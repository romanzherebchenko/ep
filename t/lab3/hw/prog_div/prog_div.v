==> flow/design.v <==
module prog_div(CLOCK_50, KEY, SW, GPIO_0);
input           CLOCK_50;
input   [1:0]   KEY;
input   [9:0]   SW;
output  [35:0]  GPIO_0;
reg     [9:0]   cnt_ff;
reg     [9:0]   div_const_ff;
wire    sys_clk     = CLOCK_50;
wire    sys_rst_n   = KEY[1];
wire    preload_cnt = ~|cnt_ff;
assign GPIO_0[0] = preload_cnt;
always @(posedge sys_clk, negedge sys_rst_n) begin
    if(~sys_rst_n) begin
        div_const_ff <= 1;
    end else begin
        div_const_ff <= SW;  
    end
end
always @(posedge sys_clk, negedge sys_rst_n) begin
    if(~sys_rst_n) begin
        cnt_ff <= 0;
    end else begin
        if (preload_cnt)
            cnt_ff <= div_const_ff;
        else
            cnt_ff <= cnt_ff - 1'b1;
    end
end
endmodule
Reports on prog_div
The steps from the RTL of prog_div to its reports follow in flow order.
Lines are those of the file above, counted from 1.
Cell names lack the library's common part.
A cell with n/a has no value.
- design top: prog_div
- clock port: CLOCK_50
- cell library: sky130hd
- corner: tt_025C_1v80

Word-level counts
Yosys after proc, flatten, opt, wreduce and memory -nomap, before mapping. Enables and synchronous resets that opt folds into registers are not counted as muxes. Memory bits, and registers merged into a memory's read port (data or address), are not among the register bits. Print and check cells are not counted. Equal cells are merged and count once.
- noted $add $sub $neg: 1
- mux-type cells at 1
- reductions and logical operators at 2
- operator list (cell ; count):
    subtractor 10 x 1 -> 10 bit (second input constant) ; 1
    OR reduction 10 bit ; 1
    2-to-1 mux 10 bit ; 1
    zero test 1 bit ; 1
- noted register bits: 20
- noted input bits: 13

Longest topological paths
Longest topological path by Yosys (ltp), each cell counted once; first at word level (registers and memories cut), then after technology mapping (sequential cells cut; the memories' decode and read muxes count).
- word-level depth: 2
- ABC_AREA at 0
- gate-level depth with buffers: 7

Synthesis result
Yosys stat after the flow's synthesis: flattened, memories mapped to cells. It holds for the ABC_AREA given above (unset counts as 0); a run with the other value may have another netlist.
The area totals of this step are shown rounded.
- noted cells in the netlist: 105
- chip area (Yosys): 1050 sq um
- flip-flop cells: 20
- noted buffers: 37
- cells by type (cell ; count):
    dfrtp_1 ; 19
    buf_4 ; 36
    o21ai_0 ; 10
    nand2_1 ; 8
    nor3_1 ; 6
    dfstp_2 ; 1
    xnor2_1 ; 3
    a21o_1 ; 2
    nor2_1 ; 4
    or4b_4 ; 1
    ha_1 ; 1
    inv_1 ; 3
    or4_4 ; 1
    nor3_2 ; 1
    xor2_1 ; 1
    or4_1 ; 1
    and2_1 ; 1
    nor4_1 ; 1
Other cell types: 5; their cells: 5.

Path before layout
Path of least setup slack by OpenSTA after synthesis, without wires, with an ideal clock, recovery checks aside; 20% of the period is set as input and as output delay. Where synthesis merged equal registers, the netlist keeps one of their names.
- path type: reg2out
- start: register cnt_ff[0]
- end: output port GPIO_0[0]
- noted clock period: 2490 ps
- output delay: 498 ps
- launch time at the first pin: 0 ps
- noted arrival: 1687 ps
- required time at 1992 ps
- noted slack: 305 ps
- noted delay of the path: 1687 ps
- stages: 7
- buffers on the path: 2
- synthesis period reached: 2185 ps
"delay of the path" is the arrival time less input delay plus setup time.
At an output port there is no setup time.
"stages": output pins that drive a net of the path, with the launching flip-flop's if there is one; two outputs of one cell count as two.
"synthesis period reached" is the clock period less the worst setup slack; recovery checks do not enter. This is arithmetic on one report: input and output delays are still those of the set period (20% each).
The rows between start and end are the longest chain of elaborated cells between them; the timing report does not say that the signal goes this way. Where chains are equally long, one stands for them.
A line is the first line of the expression or statement that the cell stems from. Yosys adds cells for indexed reads and writes and turns some case tables into memories.
At most two assigning lines are given for a register; there are more.
- cell sequence: dfrtp_1 inv_1 ha_1 or4b_4 nor3_1 buf_2 buf_4
- length of the longest elaborated chain at 2
- elaborated cells between the ends (all ways) at 2
- source lines of those cells: 1
- classes of those cells: reduce/logical: 2
- ends and longest elaborated chain, after synthesis (element ; line ; text):
    start, declared ; 6 ; reg     [9:0]   cnt_ff;
    start, assigned ; 24 ; cnt_ff <= div_const_ff;
    start, assigned ; 26 ; cnt_ff <= cnt_ff - 1'b1;
    OR reduction 10 bit ; 10 ; wire    preload_cnt = ~|cnt_ff;
    zero test 1 bit ; 10 ;
    end, declared ; 5 ; output  [35:0]  GPIO_0;

Worst path after layout
Path of least setup slack in the final report of entry A (OpenROAD, finished layout, wires in). Where an end is a register, its clock arrival counts in the times.
The report prints the path's times to 10 ps; the period is as set.
- path type: reg2out
- start: register cnt_ff[1]
- end: output port GPIO_0[0]
- noted clock period: 1740 ps
- output delay: 350 ps
- launch time at the first pin: 300 ps
- noted arrival: 1840 ps
- required time at 1390 ps
- noted slack: -450 ps
- stages: 8
- buffers on the path: 3
The rows between start and end are the longest chain of elaborated cells between them; the timing report does not say that the signal goes this way. Where chains are equally long, one stands for them.
At most two assigning lines are given for a register; there are more.
- cell sequence: dfrtp_1 inv_2 ha_4 or4b_4 nor3_4 buf_6 buf_6 buf_6
- length of the longest elaborated chain at 2
- elaborated cells between the ends (all ways) at 2
- source lines of those cells: 1
- classes of those cells: reduce/logical: 2
- ends and longest elaborated chain, post-layout (element ; line ; text):
    start, declared ; 6 ; reg     [9:0]   cnt_ff;
    start, assigned ; 24 ; cnt_ff <= div_const_ff;
    start, assigned ; 26 ; cnt_ff <= cnt_ff - 1'b1;
    OR reduction 10 bit ; 10 ; wire    preload_cnt = ~|cnt_ff;
    zero test 1 bit ; 10 ;
    end, declared ; 5 ; output  [35:0]  GPIO_0;

## Implementation results

Settings and measured results of 2 stored flow runs for module prog_div (sky130hd), not sorted in any way. The constraints put input and output delay at 20% of the set period each and load the outputs with 0.01 pF.
By "time on the worst setup path" is meant the share of the clock period that the worst setup path is allowed (20% is reserved at inputs, 20% at outputs), minus its slack. Clock arrival times at its registers enter into it.
"time on the worst setup path" is known to 10 ps.
Results are given in rounded form.

Entry A
Settings were period_ns = 1.74; CORE_UTILIZATION = 47; SETUP_SLACK_MARGIN = 0.19; CORE_MARGIN = 6; TNS_END_PERCENT = 10; GPL_TIMING_DRIVEN = 0; CAP_MARGIN = 30; SLEW_MARGIN = 15; MIN_ROUTING_LAYER = met1
- noted the Yosys chip area after synthesis: 1050 sq um
- total die area at 3520 sq um
- noted the utilization in the final report: 73.7%
- smallest setup slack at -447 ps
- noted the post-route setup TNS: -667 ps
- noted the time on the worst setup path: 1840 ps
- critical path type: reg2out

Entry B
Settings were period_ns = 1.8; CORE_UTILIZATION = 45; SETUP_SLACK_MARGIN = -0.1; PLACE_DENSITY_LB_ADDON = 0.04; CORE_ASPECT_RATIO = 1.34; CELL_PAD_IN_SITES_DETAIL_PLACEMENT = 1; CAP_MARGIN = 10; CORE_MARGIN = 2; SLEW_MARGIN = 20
- noted the Yosys chip area after synthesis: 1050 sq um
- total die area at 2740 sq um
- noted the utilization in the final report: 54.5%
- smallest setup slack at -289 ps
- noted the post-route setup TNS: -485 ps
- noted the time on the worst setup path: 1730 ps
- critical path type: reg2out
