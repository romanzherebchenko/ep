==> flow/design.v <==
module simple_uart_receiver(i_clk, i_rst_n, i_rx, o_dat, o_dat_vld);
input           i_clk;
input           i_rst_n;
input           i_rx;
output  reg     o_dat_vld;
output  [7:0]   o_dat;
parameter       RCONST = 1085;  
reg     [10:0]  baud_rate_cnt;
reg     [3:0]   bit_cnt;
reg     [7:0]   shift_reg;
reg     [1:0]   rx_sync;
reg     [7:0]   data_reg;
assign o_dat = data_reg;
always @(posedge i_clk)
    if ( (9 == bit_cnt) && (RCONST/2 == baud_rate_cnt) ) begin
        data_reg    <= shift_reg;
        o_dat_vld   <= 1'b1;
    end else begin
        o_dat_vld   <= 1'b0;
    end
always @(posedge i_clk)
    rx_sync <= {rx_sync[0], i_rx};
always @(posedge i_clk)
    if( RCONST/2 == baud_rate_cnt )
        shift_reg <= {rx_sync[1], shift_reg[7:1]};
always @(posedge i_clk, negedge i_rst_n)
    if (~i_rst_n) begin
        baud_rate_cnt <= 0;
    end else begin
        if ( (RCONST == baud_rate_cnt) || (10 == bit_cnt) )
            baud_rate_cnt <= 0;
        else
            baud_rate_cnt <= baud_rate_cnt + 1'b1;
    end
always @(posedge i_clk, negedge i_rst_n)
    if (~i_rst_n) begin
        bit_cnt <= 0;
    end else begin
        if ( (10 == bit_cnt) && (1'b0 == rx_sync[1]) )
            bit_cnt <= 0;
        else if (RCONST == baud_rate_cnt)
            bit_cnt <= bit_cnt + 1'b1;
    end
endmodule
Step by step through the tools: simple_uart_receiver
The steps from the RTL of simple_uart_receiver to its reports follow in flow order.
Line numbers count from 1 in the design file above.
Operators carry their Yosys type and port widths (W data, S select, Z words).
Library cell names are shortened.
Not given: n/a
- design top: simple_uart_receiver
- clock input: i_clk
- cell library: sky130hd
- library corner: tt_025C_1v80

Elaborated design
Counts by Yosys on the flattened word-level netlist (proc, flatten, opt, wreduce; memories kept). Register bits leave out memories and registers merged into their read ports (data or address). Print and check cells are left out. Cells with the same type and inputs are merged into one.
- flip-flop bits (word level) at 34
- input bits: 3
- output and inout port bits: 9
- add/sub/neg operators: 2
- noted eq/ne operators: 4
- noted muxes and demuxes: 4
- bitwise operators at 1
- reductions and logical operators: 4
- operator list (kind ; count):
    $eq A10 B11 Y1 const A ; 1
    $add A11 B1 Y11 const B ; 1
    $eq A11 B11 Y1 const A ; 1
    $mux W11 ; 1
    $eq A4 B4 Y1 const A ; 2
    $mux W4 ; 2
    $add A4 B1 Y4 const B ; 1
    $logic_and A1 B1 Y1 ; 2
    $reduce_bool A2 Y1 ; 1
    $logic_or A1 B1 Y1 ; 1
    $not A1 Y1 ; 1
    $mux W1 ; 1

Logic depth
Yosys ltp: most cells in a row. Word level: on the elaborated netlist, between registers, memories and ports. Mapped: between sequential cells and ports; inverters and the memories' decode and read muxes count.
- depth after elaboration: 3
- ABC_AREA: 0
- mapped depth: 6

Mapped cells and area
The flow's flattened synthesis, as Yosys stat reports it; memories are mapped. The netlist is that of the ABC_AREA named above (0 if unset); the other value can give another one.
The area totals of this step are shown rounded.
- cells by type (type ; count):
    edfxtp_1 ; 16
    dfrtp_1 ; 15
    ha_1 ; 6
    dfxtp_1 ; 3
    nor2_1 ; 11
    a21oi_1 ; 6
    inv_1 ; 8
    nand3_1 ; 5
    nor4_2 ; 2
    or3_1 ; 4
    mux2_1 ; 2
    mux2_2 ; 2
    nand4_4 ; 1
    o21ai_0 ; 4
    nand4_1 ; 3
    nand4b_1 ; 2
    xnor2_1 ; 2
    nand4bb_2 ; 1
Not listed: further types 12, cells in them 16.
- standard cells after synthesis: 109
- synthesis area at 1449 µm²
- sequential area: 915.9 µm²
- flip-flop cells: 34
- buffers at 2

Timing after synthesis
Source: OpenSTA report_checks on the synthesized netlist (no wires, ideal clock, input and output delay 20% of the period each), path of least setup slack; recovery checks are left aside. Register names are those of the netlist, which keeps one name where synthesis merged equal registers.
- kind: reg2reg
- from: register baud_rate_cnt[7]
- to: register data_reg[0]
- clock period at 2140 ps
- time at the first pin: 0 ps
- noted arrival time: 1790 ps
- data required time: 1804 ps
- setup slack at 14 ps
- path delay: 2126 ps
- noted driving pins on the path: 4
- path buffers at 0
- synthesis period reached at 2126 ps
"path delay" is the arrival time less input delay plus setup time.
"driving pins on the path": output pins that drive a net of the path, with the launching flip-flop's if there is one; two outputs of one cell count as two.
"synthesis period reached" = period - worst setup slack (recovery checks aside). The figure is calculated, with input and output delays left at 20% of the set period.
The rows between start and end are the longest chain of elaborated cells between them; the timing report does not say that the signal goes this way. Where chains are equally long, one stands for them.
Each line given opens the expression or statement behind the cell; cells for indexed reads and writes are added by Yosys, which also makes memories of some case tables.
At most two assigning lines are given for a register; there are more.
- cell sequence: dfrtp_1 nand4bb_2 nor4_2 and4b_1
- length of the longest elaborated chain at 2
- noted elaborated cells on any way between the ends: 2
- classes of those cells: eq/ne: 1; reduce/logical: 1
- ends and longest elaborated chain, after synthesis (what ; line ; RTL):
    start: declaration ; 8 ; reg     [10:0]  baud_rate_cnt;
    start: assignment ; 28 ; baud_rate_cnt <= 0;
    start: assignment ; 33 ; baud_rate_cnt <= baud_rate_cnt + 1'b1;
    $eq A10 B11 Y1 ; 15 ; if ( (9 == bit_cnt) && (RCONST/2 == baud_rate_cnt) ) begin
    $logic_and A1 B1 Y1 ; 15 ;
    end: assignment ; 16 ; data_reg    <= shift_reg;
    end: declaration ; 12 ; reg     [7:0]   data_reg;

Timing after layout
Path of least setup slack in the final report of run A (OpenROAD, finished layout, wires in). Where an end is a register, its clock arrival counts in the times.
The path's times are printed in steps of 10 ps; the period is the one set.
- kind: reg2reg
- from: register baud_rate_cnt[7]
- to: register data_reg[6]
- clock period at 3810 ps
- time at the first pin: 310 ps
- noted arrival time: 2470 ps
- data required time: 3790 ps
- setup slack at 1320 ps
- noted driving pins on the path: 4
- path buffers at 0
The rows between start and end are the longest chain of elaborated cells between them; the timing report does not say that the signal goes this way. Where chains are equally long, one stands for them.
At most two assigning lines are given for a register; there are more.
- cell sequence: dfrtp_1 nand4bb_2 nor4_2 and4b_1
- length of the longest elaborated chain at 2
- noted elaborated cells on any way between the ends: 2
- classes of those cells: eq/ne: 1; reduce/logical: 1
- ends and longest elaborated chain, after layout (what ; line ; RTL):
    start: declaration ; 8 ; reg     [10:0]  baud_rate_cnt;
    start: assignment ; 28 ; baud_rate_cnt <= 0;
    start: assignment ; 33 ; baud_rate_cnt <= baud_rate_cnt + 1'b1;
    $eq A10 B11 Y1 ; 15 ; if ( (9 == bit_cnt) && (RCONST/2 == baud_rate_cnt) ) begin
    $logic_and A1 B1 Y1 ; 15 ;
    end: assignment ; 16 ; data_reg    <= shift_reg;
    end: declaration ; 12 ; reg     [7:0]   data_reg;

Lab notebook: simple_uart_receiver

Record of 2 stored runs of the RTL-to-layout flow on simple_uart_receiver, platform sky130hd. The runs are unordered. Constraints: input delay and output delay 20% of the set period each, output load 0.01 pF.
"achieved clock period" = clock period - worst setup slack. The figure is calculated, with input and output delays left at 20% of the set period.
"total power of the final layout" rests on the timing tool's default activity at the inputs, not on a simulated workload.
Results are given in rounded form.

Run A

==> flow/run.sh <==
#!/bin/bash
# the make line also repeats the synthesis and layout settings of config.mk as NAME=value (left out here)
make -C /OpenROAD-flow-scripts/flow DESIGN_CONFIG=/design/flow/config.mk WORK_HOME=/design/flow/orfs CLKGATE_MAP_FILE= finish
==> flow/config.mk <==
export PLATFORM = sky130hd
export DESIGN_NAME = simple_uart_receiver
export DESIGN_NICKNAME = simple_uart_receiver
export VERILOG_FILES = /design/flow/design.v
export SDC_FILE = /design/flow/constraint.sdc
export NUM_CORES = 4
export LEC_CHECK = 0
export ABC_AREA = 0
export CAP_MARGIN = 20
export CELL_PAD_IN_SITES_GLOBAL_PLACEMENT = 0
export CORE_MARGIN = 8
export CORE_UTILIZATION = 57
export PLACE_DENSITY_LB_ADDON = 0.18
export SLEW_MARGIN = 20
==> flow/constraint.sdc <==
create_clock -name core_clock -period 3.81 [get_ports {i_clk}]
set_input_delay 0.7620 -clock core_clock [delete_from_list [all_inputs] [get_ports {i_clk}]]
set_output_delay 0.7620 -clock core_clock [all_outputs]
set_load 0.01 [all_outputs]

Measured in run A:
- noted the post-synthesis cell area: 1449 µm²
- die footprint at 4411 µm²
- standard-cell area after routing: 1637 µm²
- utilization at 0.673
- noted the smallest setup slack: 1322 ps
- total power of the final layout: 0.5683 mW
- achieved clock period: 2488 ps

Run B

==> flow/run.sh <==
#!/bin/bash
# the make line also repeats the synthesis and layout settings of config.mk as NAME=value (left out here)
make -C /OpenROAD-flow-scripts/flow DESIGN_CONFIG=/design/flow/config.mk WORK_HOME=/design/flow/orfs CLKGATE_MAP_FILE= finish
==> flow/config.mk <==
export PLATFORM = sky130hd
export DESIGN_NAME = simple_uart_receiver
export DESIGN_NICKNAME = simple_uart_receiver
export VERILOG_FILES = /design/flow/design.v
export SDC_FILE = /design/flow/constraint.sdc
export NUM_CORES = 4
export LEC_CHECK = 0
export CAP_MARGIN = 20
export CORE_MARGIN = 2
export CORE_UTILIZATION = 40
export SLEW_MARGIN = 20
==> flow/constraint.sdc <==
create_clock -name core_clock -period 2.62 [get_ports {i_clk}]
set_input_delay 0.5240 -clock core_clock [delete_from_list [all_inputs] [get_ports {i_clk}]]
set_output_delay 0.5240 -clock core_clock [all_outputs]
set_load 0.01 [all_outputs]

Measured in run B:
- noted the post-synthesis cell area: 1449 µm²
- die footprint at 4120 µm²
- standard-cell area after routing: 1729 µm²
- utilization at 0.506
- noted the smallest setup slack: 639 ps
- total power of the final layout: 1.046 mW
- achieved clock period: 1981 ps
